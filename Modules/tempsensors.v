==> flow/design.v <==
module tempsensors(
    input  wire    tempclk,    
    output wire [7:0]  temp1,
    output wire [7:0]  temp2, 
    output wire [7:0]  temp3 
);
    reg [7:0] counter1 = 8'd30;
    reg [7:0] counter2 = 8'd40;
    reg [7:0] counter3 = 8'd50;
    always @(posedge tempclk) begin  
        if (counter1 < 8'd90)
            counter1 <= counter1 + 1;
        else
            counter1 <= 8'd30;
        if (counter2 < 8'd90)
            counter2 <= counter2 + 1;
        else
            counter2 <= 8'd30;
        if (counter3 < 8'd90)
            counter3 <= counter3 + 1;
        else
            counter3 <= 8'd30;
    end
    assign temp1 = counter1;
    assign temp2 = counter2;
    assign temp3 = counter3;
endmodule
# == Tool chain data of tempsensors ==
# What the tools print for tempsensors, step after step.
# Line numbers count from 1 in the design file above.
# Operators: Yosys type, input widths -> output width; for muxes data width and select width s.
# Library cell names are shortened.
# Not given: --
# inputs
top,tempsensors
clock_port,tempclk
lib,sky130hd
lib_corner,tt_025C_1v80

# == Word-level counts ==
# Yosys after proc, flatten, opt, wreduce and memory -nomap, before mapping. Enables and synchronous resets that opt folds into registers are not counted as muxes. Memory bits, and registers merged into a memory's read port (data or address), are not among the register bits. Print and check cells are not counted. Equal cells are merged and count once.
# op_classes
add_sub_neg,3
mul,0
div,0
n_cmp,3
n_eq,0
shifts,0
mux,0
n_logic,0
n_reduce_logical,0
# op_table
operator,count
$add 8x1->8 const B,3
$lt 8x7->1 const B,3
# word_totals
reg_bits,24
latch_bits,0
ramBits,0
rom_bits,0
clocked_rd_ports_x_width,0
mem_count,0
inputBits,1
out_inout_bits,24
elab_cells,9

# == Longest topological paths ==
# Yosys ltp: most cells in a row. Word level: on the elaborated netlist, between registers, memories and ports. Mapped: between sequential cells and ports; inverters and the memories' decode and read muxes count.
# depth
depth_word,1
ABC_AREA,1
mapped_depth,7
mapped_depth_nobuf,7

# == Netlist ==
# Source: synth_stat.txt of the flow (Yosys; design flattened, memories mapped). It holds for the ABC_AREA given above (unset counts as 0); a run with the other value may have another netlist.
# Totals and module areas in this step are rounded.
# by_type
type,count,type_area_um2
dfxtp_1,24,480.461
nand2_1,33,123.869
nor2_1,24,90.086
nand3_2,6,60.058
xnor2_1,5,43.792
inv_1,11,41.29
ha_1,3,37.536
xor2_1,4,35.034
o21bai_2,3,33.782
nor3_2,3,30.029
o21a_1,3,22.522
nand2_2,3,18.768
a21oi_1,3,15.014
inv_2,3,11.261
conb_1,1,3.754
# synth_totals
stdcells,129
yosys_area_um2,1050
sequential_area_um2,480
flip_flops,24
buf_cells,0

# == Worst setup path after synthesis ==
# Source: OpenSTA report_checks on the synthesized netlist (no wires, ideal clock, input and output delay 20% of the period each), path of least setup slack; recovery checks are left aside. Register names are those of the netlist, which keeps one name where synthesis merged equal registers.
# synth_path
path_type,flip-flop to flip-flop
startpoint,reg counter2[1]
endpoint,reg counter2[6]
clock_period_ps,1370
setup_ps,114
t_first_pin_ps,0
arrival_time_ps,970
t_required_ps,1256
path_slack_ps,286
path_delay_ps,1084
driving_pins,7
n_path_buf,0
period_less_setup_slack_ps,1084
# "path_delay_ps" = arrival - input delay + setup time.
# "driving_pins" counts driving pins, that of a launching flip-flop among them; a cell with two outputs on the path counts twice.
# "period_less_setup_slack_ps" is the clock period less the worst setup slack; recovery checks do not enter. This is arithmetic on one report: input and output delays are still those of the set period (20% each).
# Between the ends stands the longest chain of elaborated cells between them, by number of cells; it is not shown to be the way that was timed. Of several equally long chains one is given.
# Each line given opens the expression or statement behind the cell; cells for indexed reads and writes are added by Yosys, which also makes memories of some case tables.
# synth_between
cell_sequence,dfxtp_1 > ha_1 > nand3_2 > nor2_1 > nand2_1 > nand2_1 > nor2_1
elab_chain_cells,1
cells_between,2
cone_lines,2
classes_between,add/sub: 1; compare: 1
# synth_lines
item,line_no,rtl
from (decl),8,reg [7:0] counter2 = 8'd40;
from (assign),16,counter2 <= counter2 + 1;
from (assign),18,counter2 <= 8'd30;
$add 8x1->8,16,
to (assign),16,
to (assign),18,
to (decl),8,

# == Path in the finished layout ==
# From the final timing report of run 1: the path of least setup slack in the routed layout; clock arrival at registers is part of the times.
# The report prints the path's times to 10 ps; the period is as set.
# layout_path
path_type,flip-flop to output port
startpoint,reg counter2[5]
endpoint,out temp2[5]
clock_period_ps,1850
out_delay_ps,370
t_first_pin_ps,300
arrival_time_ps,1310
t_required_ps,1480
path_slack_ps,170
driving_pins,2
n_path_buf,1
# layout_between
cell_sequence,dfxtp_1 > clkdlybuf4s50_1
elab_chain_cells,0
cells_between,0
cone_lines,0
# layout_lines
item,line_no,rtl
from (decl),8,reg [7:0] counter2 = 8'd40;
from (assign),16,counter2 <= counter2 + 1;
from (assign),18,counter2 <= 8'd30;
to (decl),4,"output wire [7:0]  temp2,"

# 2 stored runs of tempsensors in the flow (synthesis by Yosys, layout by OpenROAD, sky130hd cells), in arbitrary order. Constraints: input delay and output delay 20% of the set period each, output load 0.01 pF.
# By "achieved_period_ps" is meant the clock period of the run minus its worst setup slack. This is arithmetic on one report: input and output delays are still those of the set period (20% each).
# "worst_setup_path_time_ps" means the part of the period allowed to the worst setup path (the constraints hold back 20% at inputs and 20% at outputs) less its slack; where the path has registers, the arrival times of their clocks count too.
# "totalPower_uw" rests on the timing tool's default activity at the inputs, not on a simulated workload.
# "worst_setup_path_time_ps" is known to 10 ps.
# Values from the reports are rounded here.
# A setting shown as -- is not set for that run.
stored run,period_ns,CORE_UTILIZATION,SETUP_SLACK_MARGIN,PLACE_DENSITY,CORE_ASPECT_RATIO,CORE_MARGIN,TNS_END_PERCENT,ABC_AREA,CTS_CLUSTER_SIZE,CTS_CLUSTER_DIAMETER,CAP_MARGIN,SLEW_MARGIN,worst_setup_slack_ps,totalPower_uw,achieved_period_ps,design.die.area_um2,final_setup_tns_ps,finalUtil_frac,timing.hold.ws_ps,finalCellArea_um2,worst_setup_path_time_ps,timing.worst_path_kind,synthArea_um2
run 1,1.85,58,0.17,0.86,1.21,9,30,1,50,25,20,20,171,1320,1679,3670,0,0.822,488,1370,1310,flip-flop to output port,1050
run 2,2.56,40,--,--,--,2,--,--,--,--,20,20,691,899,1869,2720,0,0.557,492,1230,1360,flip-flop to output port,927
